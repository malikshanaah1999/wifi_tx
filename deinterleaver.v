==> flow/design.v <==
module deInterleaver(Input, Reset, Clock, Output);
input wire Input;
input wire Reset;
input wire Clock;
output reg Output;
parameter N_CBPS = 48;
parameter N_COLS = 16;
parameter N_ROWS = N_CBPS / 16;
reg [3:0] j_col_IN;  
reg [1:0] i_row_IN;  
reg [0:15] MEM_IN [0:2];
reg [3:0] j_col_OUT;
reg [1:0] i_row_OUT;
reg [0:15] MEM_OUT [0:2];
reg [7:0] counter;
integer k;
always @(posedge Clock, posedge Reset)
begin
    if (Reset)
    begin     
        j_col_IN <= 4'b0000;
        i_row_IN <= 2'b00;
        for(k = 0; k < N_ROWS; k = k + 1)               
            MEM_IN[k] <= 16'h0000;
        j_col_OUT <= 4'b0000;
        i_row_OUT <= 2'b00;
        for(k = 0; k < N_ROWS; k = k + 1)               
            MEM_OUT[k] <= 16'h0000;
        counter <= 8'h01;
    end
    else
    begin
        counter <= counter + 8'h01;
        if (counter == N_CBPS)
        begin
            for(k = 0; k < N_ROWS; k = k + 1)        
            begin
                MEM_OUT[k] <= MEM_IN[k];
            end
            j_col_IN <= 4'b0000;
            i_row_IN <= 2'b00;
            j_col_OUT <= 4'b0000;
            i_row_OUT <= 2'b00;
            counter <= 8'h01;
            Output <= MEM_OUT[i_row_OUT][j_col_OUT];
        end
        else
        begin
            j_col_OUT <= j_col_OUT + 4'b0001;
            if (j_col_OUT == 4'b1111)
                i_row_OUT <= i_row_OUT + 2'b01;
            MEM_IN[i_row_IN][j_col_IN] <= Input;
            j_col_IN <= j_col_IN + 4'b0001;
            if (j_col_IN == 4'b1111)
                i_row_IN <= i_row_IN + 2'b01;
        end
    end
end
endmodule
## Reports on deInterleaver

What the tools print for deInterleaver, step after step.
Lines are those of the file above, counted from 1.
Operators: Yosys type, input widths -> output width; for muxes data width and select width s.
The mark -- stands for no value.

| inputs | value |
|---|---|
| top | deInterleaver |
| clock | Clock |
| library | sky130hd |
| library corner | tt_025C_1v80 |

## Word level

Source: Yosys, flattened and elaborated. Widths are those after wreduce. Registers that Yosys merges into a memory's read port (data or address) are not register bits. Print and check cells do not count. Equal cells are merged and count once.

| bit counts | value |
|---|---|
| memories kept | 0 |
| bits in latches | 0 |
| word width x clocked read ports | 0 |
| bits in writable memories | 0 |
| ROM bits | 0 |
| flip-flop bits (word level) | 117 |
| cells after elaboration | 55 |

| cells by class | value |
|---|---|
| $add $sub $neg | 7 |
| muxes and demuxes | 9 |
| shift operators | 3 |
| reductions and logical operators | 8 |
| order comparisons | 0 |
| divide/modulo/power cells | 0 |
| equality and inequality tests | 7 |
| bitwise logic cells | 9 |
| $mul | 0 |

Operators with widths:

| kind | count |
|---|---|
| $and 16x16->16 | 3 |
| $or 16x16->16 | 3 |
| $pmux 16 s3 | 1 |
| $shift 1x32->16 | 1 |
| $shift 1x32->16 const A | 1 |
| $neg 5->32 | 1 |
| $shiftx 16x4->1 | 1 |
| $not 16->16 | 1 |
| $mux 16 | 1 |
| $reduce_and 2->1 | 4 |
| $add 4x1->4 const B | 2 |
| $eq 4x4->1 const B | 2 |
| $add 8x1->8 const B | 1 |
| $eq 8x6->1 const B | 1 |
| $mux 8 | 1 |
| $mux 4 | 2 |
| $mux 2 | 4 |
| $sub 4x4->5 const A | 1 |
| $add 2x1->2 const B | 2 |
| $eq 2x1->1 const B | 2 |
| $eq 2x2->1 const B | 2 |
| $logic_not 2->1 | 2 |
| $reduce_bool 2->1 | 2 |
| $not 1->1 | 2 |

## Logic depth

Yosys ltp: most cells in a row. Word level: on the elaborated netlist, between registers, memories and ports. Mapped: between sequential cells and ports; inverters and the memories' decode and read muxes count.

| logic depth | value |
|---|---|
| depth after elaboration | 6 |
| ABC_AREA | 0 |
| mapped depth | 10 |
| gate-level depth less buffers | 7 |

## Mapped cells and area

Source: synth_stat.txt of the flow (Yosys; design flattened, memories mapped). It holds for the ABC_AREA given above (unset counts as 0); a run with the other value may have another netlist.
The area totals of this step are shown rounded.

Cell types:

| cell type | count |
|---|---|
| sky130_fd_sc_hd__dfrtp_1 | 115 |
| sky130_fd_sc_hd__nand2_1 | 187 |
| sky130_fd_sc_hd__a22o_1 | 41 |
| sky130_fd_sc_hd__ha_1 | 13 |
| sky130_fd_sc_hd__mux2_2 | 12 |
| sky130_fd_sc_hd__clkbuf_1 | 29 |
| sky130_fd_sc_hd__nand3_1 | 20 |
| sky130_fd_sc_hd__and3_1 | 13 |
| sky130_fd_sc_hd__nor2_1 | 19 |
| sky130_fd_sc_hd__xnor2_1 | 8 |
| sky130_fd_sc_hd__a221oi_1 | 7 |
| sky130_fd_sc_hd__inv_1 | 12 |
| sky130_fd_sc_hd__mux4_2 | 2 |
| sky130_fd_sc_hd__mux2i_1 | 4 |
| sky130_fd_sc_hd__buf_2 | 7 |
| sky130_fd_sc_hd__nor3_1 | 7 |
| sky130_fd_sc_hd__xor2_1 | 4 |
| sky130_fd_sc_hd__edfxtp_1 | 1 |

Other cell types: 31; their cells: 54.

| mapped netlist | value |
|---|---|
| cell area after synthesis | 5,400 um2 |
| flip-flop cells | 117 |
| standard cells after synthesis | 555 |
| sequential part of the area | 2,900 um2 |
| buffer cells | 41 |

## Worst setup path after synthesis

OpenSTA on the mapped netlist: ideal clock, no wires. The path of least setup slack (recovery checks aside). Input and output delay are each 20% of the period. Register names are those of the netlist, which keeps one name where synthesis merged equal registers.

| timing after synthesis | value |
|---|---|
| path type | register -> register |
| start | register counter[1] |
| end | register Output |
| arrival | 1.980 ns |
| delay of the path | 2.278 ns |
| library setup time | 0.298 ns |
| required time | 2.972 ns |
| stages on the path | 10 |
| setup slack | 0.991 ns |
| period | 3.27 ns |
| synthesis period reached | 2.279 ns |

"delay of the path" is the arrival time less input delay plus setup time.
"stages on the path": output pins that drive a net of the path, with the launching flip-flop's if there is one; two outputs of one cell count as two.
"synthesis period reached" = period - worst setup slack (recovery checks aside). The figure is calculated, with input and output delays left at 20% of the set period.
The rows between start and end are the longest chain of elaborated cells between them; the timing report does not say that the signal goes this way. Where chains are equally long, one stands for them.
A line is the first line of the expression or statement that the cell stems from. Yosys adds cells for indexed reads and writes and turns some case tables into memories.
A register here has more assigning lines than the two given.
Only ways into the end's enable, where the timed path ends, are counted here.

| on the way, after synthesis | value |
|---|---|
| cell sequence | sky130_fd_sc_hd__dfrtp_1 > sky130_fd_sc_hd__inv_1 > sky130_fd_sc_hd__ha_1 > sky130_fd_sc_hd__or3b_1 > sky130_fd_sc_hd__or4_1 > sky130_fd_sc_hd__buf_2 > sky130_fd_sc_hd__buf_6 > sky130_fd_sc_hd__buf_2 > sky130_fd_sc_hd__buf_2 > sky130_fd_sc_hd__nor2_1 |
| length of the longest elaborated chain | 2 |
| elaborated cells between the ends (all ways) | 2 |
| RTL lines with such cells | 1 |
| those cells by class | 1 x eq/ne; 1 x reduce/logical |

Ends and longest elaborated chain, after synthesis:

| element | line | RTL |
|---|---|---|
| from (decl) | 15 | `reg [7:0] counter;` |
| from (assign) | 29 | `counter <= 8'h01;` |
| from (assign) | 33 | `counter <= counter + 8'h01;` |
| $eq 8x6->1 | 34 | `if (counter == N_CBPS)` |
| $reduce_and 2->1 | -- |  |
| to (assign) | 45 | `Output <= MEM_OUT[i_row_OUT][j_col_OUT];` |
| to (decl) | 5 | `output reg Output;` |

## Worst path after layout

From the final timing report of job 1: the path of least setup slack in the routed layout; clock arrival at registers is part of the times.

| timing after layout | value |
|---|---|
| path type | register -> register |
| start | register counter[1] |
| end | register MEM_IN[0][2] |
| setup slack | 0.54 ns |
| arrival | 2.70 ns |
| required time | 3.24 ns |
| stages on the path | 8 |
| period | 2.84 ns |
| library setup time | 0.12 ns |

The rows between start and end are the longest chain of elaborated cells between them; the timing report does not say that the signal goes this way. Where chains are equally long, one stands for them.
A register here has more assigning lines than the two given.

| on the way, after layout | value |
|---|---|
| cell sequence | sky130_fd_sc_hd__dfrtp_1 > sky130_fd_sc_hd__inv_1 > sky130_fd_sc_hd__ha_2 > sky130_fd_sc_hd__or3b_4 > sky130_fd_sc_hd__or4_4 > sky130_fd_sc_hd__buf_12 > sky130_fd_sc_hd__and3_2 > sky130_fd_sc_hd__a22o_1 |
| length of the longest elaborated chain | 3 |
| elaborated cells between the ends (all ways) | 3 |
| RTL lines with such cells | 1 |
| those cells by class | 1 x eq/ne; 1 x logic; 1 x reduce/logical |

Ends and longest elaborated chain, after layout:

| element | line | RTL |
|---|---|---|
| from (decl) | 15 | `reg [7:0] counter;` |
| from (assign) | 29 | `counter <= 8'h01;` |
| from (assign) | 33 | `counter <= counter + 8'h01;` |
| $eq 8x6->1 | 34 | `if (counter == N_CBPS)` |
| $not 1->1 | -- |  |
| $reduce_and 2->1 | -- |  |
| to (assign) | 24 | `MEM_IN[k] <= 16'h0000;` |
| to (assign) | 52 | `MEM_IN[i_row_IN][j_col_IN] <= Input;` |
| to (decl) | 11 | `reg [0:15] MEM_IN [0:2];` |

Add stored flow runs of deInterleaver

Below are 2 stored runs of the flow (Yosys, OpenROAD; platform sky130hd) on deInterleaver, each with its settings and what was measured, unordered. Constraints: input delay and output delay 20% of the set period each, output load 0.01 pF.
"reached clock period": clock period set for the run, less the worst setup slack. It is reckoned from that one timing run; input and output delays stay at 20% of the period that was set.
"time of the worst setup path" is the time allowed to the run's worst setup path (the clock period less input and output delay, where it has them) less its slack. Clock arrival times count: a late capture clock shortens it, a late launch clock lengthens it.
"power consumption" is the tool's figure for a default switching activity; nothing was simulated.
The measured numbers are rounded.

#### Job 1

| setting | value |
|---|---|
| period_ns | `2.84` |
| CORE_UTILIZATION | `55` |
| SETUP_SLACK_MARGIN | `0.75` |
| PLACE_DENSITY_LB_ADDON | `0.29` |
| CORE_ASPECT_RATIO | `1.06` |
| CORE_MARGIN | `5` |
| TNS_END_PERCENT | `50` |
| GPL_TIMING_DRIVEN | `1` |
| GPL_ROUTABILITY_DRIVEN | `0` |
| CTS_CLUSTER_DIAMETER | `200` |
| CAP_MARGIN | `20` |
| SLEW_MARGIN | `20` |

| result | value |
|---|---|
| reached clock period | 2.297 ns |
| time of the worst setup path | 2.30 ns |
| critical path type | register -> register |
| worst setup slack after layout | 0.54 ns |
| power consumption | 4,100 µW |
| utilization | 67% |
| total negative setup slack | 0.000 ns |
| netlist area reported by Yosys | 5,400 um2 |
| std-cell area (final layout) | 6,500 um2 |
| total die area | 12,000 um2 |

#### Job 2

| setting | value |
|---|---|
| period_ns | `1.48` |
| CORE_UTILIZATION | `32` |
| SETUP_SLACK_MARGIN | `0.33` |
| PLACE_DENSITY_LB_ADDON | `0.28` |
| HOLD_SLACK_MARGIN | `0.25` |
| CORE_ASPECT_RATIO | `1.28` |
| CELL_PAD_IN_SITES_GLOBAL_PLACEMENT | `3` |
| CELL_PAD_IN_SITES_DETAIL_PLACEMENT | `0` |
| TNS_END_PERCENT | `50` |
| CTS_CLUSTER_SIZE | `64` |
| CAP_MARGIN | `30` |
| CORE_MARGIN | `2` |
| SLEW_MARGIN | `20` |

| result | value |
|---|---|
| reached clock period | 2.179 ns |
| time of the worst setup path | 2.18 ns |
| critical path type | register -> register |
| worst setup slack after layout | -0.70 ns |
| power consumption | 7,900 µW |
| utilization | 45% |
| total negative setup slack | -71 ns |
| netlist area reported by Yosys | 5,400 um2 |
| std-cell area (final layout) | 7,500 um2 |
| total die area | 18,000 um2 |
